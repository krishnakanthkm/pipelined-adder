==> flow/design.v <==
module pipeline (input clk, rst, input [15:0] a, b, input cin, output [15:0] psum, output cout);
reg [3:0] ai, ai_d, bi, bi_d, aj, aj_d, bj, bj_d, ak, ak_d, bk, bk_d, al, al_d, 
    bl, bl_d, a2, a2_d, b2, b2_d, a21, a21_d, b21, b21_d, a3, a3_d, a31, 
    a31_d, b31, b31_d, a1, a1_d, b1, b1_d, b3, b3_d, a32, a32_d, b32, b32_d;
reg [3:0] s0, s0_d, s1, s1_d, s01, s01_d, s2, s2_d, s02, s02_d, s11, s11_d;
reg co0, co0_d, co1, co1_d, co2, co2_d, ci, ci_d;
carry_select cs0 (.a(ai), .b(bi), .cin(ci), .csum(s0_d), .cout(co0_d));
carry_select cs1 (.a(a1), .b(b1), .cin(co0), .csum(s1_d), .cout(co1_d));
carry_select cs2 (.a(a21), .b(b21), .cin(co1), .csum(s2_d), .cout(co2_d));
carry_select cs3 (.a(a32), .b(b32), .cin(co2), .csum(psum[15:12]), .cout(cout));
assign psum[11:8] = s2;
assign psum[7:4] = s11;
assign psum[3:0] = s02;
always @(*) begin
    ai_d = a[3:0]; bi_d = b[3:0]; aj_d = a[7:4]; bj_d = b[7:4]; ak_d = a[11:8]; bk_d = b[11:8]; al_d = a[15:12]; bl_d = b[15:12];
    ci_d = cin;
    s01_d =   s0; s02_d =   s01;
    a1_d =  aj; b1_d =  bj;
    a2_d =  ak; b2_d =  bk; a21_d =  a2; b21_d =  b2;
    s11_d =  s1;
    a3_d =  al; b3_d =  bl; a31_d =  a3; b31_d =  b3; a32_d =  a31; b32_d =  b31;
end
always @(posedge(clk) or posedge(rst)) begin
    if(rst) begin
        s0  <=      0;
        co0 <=      0;
        s01 <=      0;
        s02 <=      0;
        a1  <=      0;
        b1  <=      0;
        s1  <=      0;
        co1 <=      0;
        s11 <=      0;
        a2  <=      0;
        b2  <=      0;
        a21 <=      0;
        b21 <=      0;
        s2  <=      0;
        co2 <=      0;
        a3  <=      0;
        b3  <=      0;
        a31 <=      0;
        b31 <=      0;
        a32 <=      0;
        b32 <=      0;
        ai  <=      0;
        bi  <=      0;
        aj  <=      0;
        bj  <=      0;
        ak  <=      0;
        bk  <=      0;
        al  <=      0;
        bl  <=      0;
        ci  <=      0;
    end
    else begin
        s0      <= #1 s0_d;
        co0     <= #1 co0_d;
        s01     <= #1 s01_d;
        s02     <= #1 s02_d;
        a1      <= #1 a1_d;
        b1      <= #1 b1_d;
        s1      <= #1 s1_d;
        co1     <= #1 co1_d;
        s11     <= #1 s11_d;
        a2      <= #1 a2_d;
        b2      <= #1 b2_d;
        a21     <= #1 a21_d;
        b21     <= #1 b21_d;
        s2      <= #1 s2_d;
        co2     <= #1 co2_d;
        a3      <= #1 a3_d;
        b3      <= #1 b3_d;
        a31     <= #1 a31_d;
        b31     <= #1 b31_d;
        a32     <= #1 a32_d;
        b32     <= #1 b32_d;
        ai      <= #1 ai_d;
        bi      <= #1 bi_d;
        aj      <= #1 aj_d;
        bj      <= #1 bj_d;
        ak      <= #1 ak_d;
        bk      <= #1 bk_d;
        al      <= #1 al_d;
        bl      <= #1 bl_d;
        ci      <= #1 ci_d;
    end
end
endmodule : pipeline
module carry_select (input [3:0] a, b, input cin, output [3:0] csum, output cout);
    wire [3:0] s0, s1;
    wire c0, c1;
    ripple_carry r1 (.a(a), .b(b), .cin(1'b0), .rsum(s0), .cout(c0));
    ripple_carry r2 (.a(a), .b(b), .cin(1'b1), .rsum(s1), .cout(c1));
    mux #(4) m1 (.in0(s0), .in1(s1), .sel(cin), .out(csum));
    mux #(1) m2 (.in0(c0), .in1(c1), .sel(cin), .out(cout));
endmodule : carry_select
module mux(in0, in1, sel, out);
    parameter width = 16;
    input [width-1:0] in0, in1;
    input sel;
    output [width-1:0] out;
    assign out = (sel)?in1:in0;
endmodule : mux
module ripple_carry (input [3:0] a, b, input cin, output [3:0] rsum, output cout);
    wire c1, c2, c3;
    full_adder f1(.a(a[0]), .b(b[0]), .cin(cin), .fsum(rsum[0]), .cout(c1));
    full_adder f2(.a(a[1]), .b(b[1]), .cin(c1), .fsum(rsum[1]), .cout(c2));
    full_adder f3(.a(a[2]), .b(b[2]), .cin(c2), .fsum(rsum[2]), .cout(c3));
    full_adder f4(.a(a[3]), .b(b[3]), .cin(c3), .fsum(rsum[3]), .cout(cout));
endmodule : ripple_carry
module full_adder(input a, b, cin, output fsum, cout);
    wire sum_1;
    wire cout_1,cout_2;
    half_adder ha1 (.a(a), .b(b), .hsum(sum_1), .cout(cout_1));
    half_adder ha2 (.a(cin), .b(sum_1), .hsum(fsum), .cout(cout_2));
    or o (cout, cout_1, cout_2);
endmodule : full_adder
module half_adder(input a, b, output hsum, cout);
    xor px (hsum,a,b);
    and pa (cout,a,b);
endmodule : half_adder
# Tool chain data of pipeline
# The steps from the RTL of pipeline to its reports follow in flow order.
# Lines are those of the file above, counted from 1.
# Operators carry their Yosys type and port widths (W data, S select, Z words).
# Cell names lack the library's common part.
# Not given: --
# inputs
top_module	pipeline
clk_port	clk
cell_library	sky130hd
corner	tt_025C_1v80

# Word level
# Source: Yosys, flattened and elaborated, memories not mapped. Widths are those after wreduce; folded enables and synchronous resets count as part of the registers. Registers that Yosys merges into a memory's read port (data or address) are not register bits. Print and check cells do not count. Equal cells are merged and count once.
# bits
reg_bits	108
latch_bits	0
ramBits	0
mem_bits_ro	0
clocked_rd_ports_x_width	0
memories	0
in_bits	35
out_inout_bits	17
wordCells	150
# op_classes
n_addsub	0
mul	0
div_mod_pow	0
cmp	0
n_eq	0
n_shift	0
n_mux	8
bitwise	112
n_reduce_logical	0
# op_table
operator	n
$and A1 B1 Y1	40
$xor A1 B1 Y1	40
$or A1 B1 Y1	28
$mux W4	4
$not A1 Y1	4
$mux W1	4

# Depth
# Longest topological path by Yosys (ltp), each cell counted once; first at word level (registers and memories cut), then after technology mapping (sequential cells cut; the memories' decode and read muxes count).
# logic_depth
word_depth	9
abc_area	0
mapped_depth	10
depth_no_buf	10

# Netlist
# Yosys stat after the flow's synthesis: flattened, memories mapped to cells. It holds for the ABC_AREA given above (unset counts as 0); a run with the other value may have another netlist.
# by_type
type	n	type_area_um2
dfrtp_1	108	2.7E+03
fa_1	12	240.23
inv_1	45	168.912
ha_1	8	100.096
xor2_1	4	35.034
mux2i_1	3	30.029
o21ai_0	1	5.005
nand2_1	1	3.754
# synth_totals
cell_count	182
synth_area_um2	3285.7
seqArea_um2	2702.6
ffs	108
n_buf	0
# The figures by module come from a second, unflattened synthesis with its own total; it is not the netlist above.
# unflattened
cells_unflattened	233
hier_area_um2	3977.6
# Each row is one instance without its submodules.
# modules
module	n_inst	n_cells	area_um2	seq_area_um2
pipeline	1	109	2706.3	2702.6
half_adder	64	1	12.5	0.0
full_adder	32	1	6.3	0.0
mux (width=4)	4	4	45.0	0.0
mux (width=1)	4	1	15.0	0.0
carry_select	4	2	7.5	0.0
ripple_carry	8	0	0.0	0.0

# Timing after synthesis
# Path of least setup slack by OpenSTA after synthesis, without wires, with an ideal clock, recovery checks aside; 20% of the period is set as input and as output delay. Where synthesis merged equal registers, the netlist keeps one of their names.
# synth_timing
kind	flip-flop to output port
startpoint	register b32[0]
endpoint	output psum[15]
clock_period_ps	2680
output_delay_ps	536
t_first_pin_ps	0
arrival_ps	2004
t_required_ps	2144
slack_ps	140
path_delay_ps	2004
path_stages	9
path_buffers	0
synth_period_reached_ps	2540
# "path_delay_ps" = arrival - input delay + setup time.
# A path that ends at an output port has no setup time.
# "path_stages" counts driving pins, that of a launching flip-flop among them; a cell with two outputs on the path counts twice.
# "synth_period_reached_ps" is the clock period less the worst setup slack; recovery checks do not enter. This is arithmetic on one report: input and output delays are still those of the set period (20% each).
# The rows between start and end are the longest chain of elaborated cells between them; the timing report does not say that the signal goes this way. Where chains are equally long, one stands for them.
# Each line given opens the expression or statement behind the cell; cells for indexed reads and writes are added by Yosys, which also makes memories of some case tables.
# synth_between
cell_sequence	dfrtp_1 -> inv_1 -> ha_1 -> mux2i_1 -> fa_1 -> inv_1 -> fa_1 -> fa_1 -> inv_1
elab_chain_len	8
cone_cells	14
lines_between	4
cone_classes	mux: 1; logic: 13
# synth_lines
item	line	source
start, declared	4	a31_d, b31, b31_d, a1, a1_d, b1, b1_d, b3, b3_d, a32, a32_d, b32, b32_d;
start, assigned	45	b32 <=      0;
start, assigned	77	b32     <= #1 b32_d;
$and A1 B1 Y1	121	and pa (cout,a,b);
$or A1 B1 Y1	117	or o (cout, cout_1, cout_2);
$and A1 B1 Y1	121
$or A1 B1 Y1	117
$and A1 B1 Y1	121
$or A1 B1 Y1	117
$xor A1 B1 Y1	120	xor px (hsum,a,b);
$mux W4	103	assign out = (sel)?in1:in0;
end, declared	1	module pipeline (input clk, rst, input [15:0] a, b, input cin, output [15:0] psum, output cout);

# Worst path after layout
# Path of least setup slack in the final report of run 1 (OpenROAD, finished layout, wires in). Where an end is a register, its clock arrival counts in the times.
# The report prints the path's times to 10 ps; the period is as set.
# layout_timing
kind	flip-flop to output port
startpoint	register b32[0]
endpoint	output psum[15]
clock_period_ps	2050
output_delay_ps	410
t_first_pin_ps	350
arrival_ps	2340
t_required_ps	1640
slack_ps	-700
path_stages	10
path_buffers	1
# The rows between start and end are the longest chain of elaborated cells between them; the timing report does not say that the signal goes this way. Where chains are equally long, one stands for them.
# layout_between
cell_sequence	dfrtp_1 -> inv_1 -> ha_2 -> mux2i_2 -> fa_2 -> inv_2 -> fa_2 -> fa_1 -> inv_1 -> buf_2
elab_chain_len	8
cone_cells	14
lines_between	4
cone_classes	mux: 1; logic: 13
# layout_lines
item	line	source
start, declared	4	a31_d, b31, b31_d, a1, a1_d, b1, b1_d, b3, b3_d, a32, a32_d, b32, b32_d;
start, assigned	45	b32 <=      0;
start, assigned	77	b32     <= #1 b32_d;
$and A1 B1 Y1	121	and pa (cout,a,b);
$or A1 B1 Y1	117	or o (cout, cout_1, cout_2);
$and A1 B1 Y1	121
$or A1 B1 Y1	117
$and A1 B1 Y1	121
$or A1 B1 Y1	117
$xor A1 B1 Y1	120	xor px (hsum,a,b);
$mux W4	103	assign out = (sel)?in1:in0;
end, declared	1	module pipeline (input clk, rst, input [15:0] a, b, input cin, output [15:0] psum, output cout);

# Measured data: module pipeline, platform sky130hd, 2 stored runs of the flow under differing settings, order arbitrary. Input and output delays are each 20% of the period that was set; the output load is 0.01 pF.
# "achieved_period_ps": clock period set for the run, less the worst setup slack. It is reckoned from that one timing run; input and output delays stay at 20% of the period that was set.
# "timing.worst_path_ps" = time allowed to the worst setup path (clock period - input delay - output delay, where it has them) - its slack; a late launch clock adds to it, a late capture clock takes from it.
# By "totalPower_uw" is meant OpenSTA's value without simulated activity: inputs other than the clock are taken to toggle once in ten clock periods, and the tool carries that through the logic.
# "timing.worst_path_ps" is given in steps of 10 ps.
# Settings: - = not set for that run.
run name	period_ns	CORE_UTILIZATION	SETUP_SLACK_MARGIN	PLACE_DENSITY_LB_ADDON	CORE_ASPECT_RATIO	CELL_PAD_IN_SITES_GLOBAL_PLACEMENT	TNS_END_PERCENT	GPL_TIMING_DRIVEN	CTS_CLUSTER_DIAMETER	CAP_MARGIN	CORE_MARGIN	SLEW_MARGIN	GPL_ROUTABILITY_DRIVEN	CTS_CLUSTER_SIZE	MIN_ROUTING_LAYER	ys_area_um2	dieArea_um2	finish.stdcell_area_um2	fin_util_pct	ws_setup_ps	tns_ps	hold_worst_slack_ps	totalPower_uw	achieved_period_ps	timing.worst_path_ps	timing.worst_path_kind
run 1	2.05	47	0.14	0.22	1.31	0	65	1	36	30	2	20	-	-	-	3285.7	7681.5	4166.5	62.0	-697	-1845	348	3880	2747	2340	flip-flop to output port
run 2	2.54	16	0.66	0.09	1.13	-	-	0	-	20	7	20	1	19	met1	3285.7	24750.7	4566.9	22.7	-294	-402	346	3588	2834	2330	flip-flop to output port
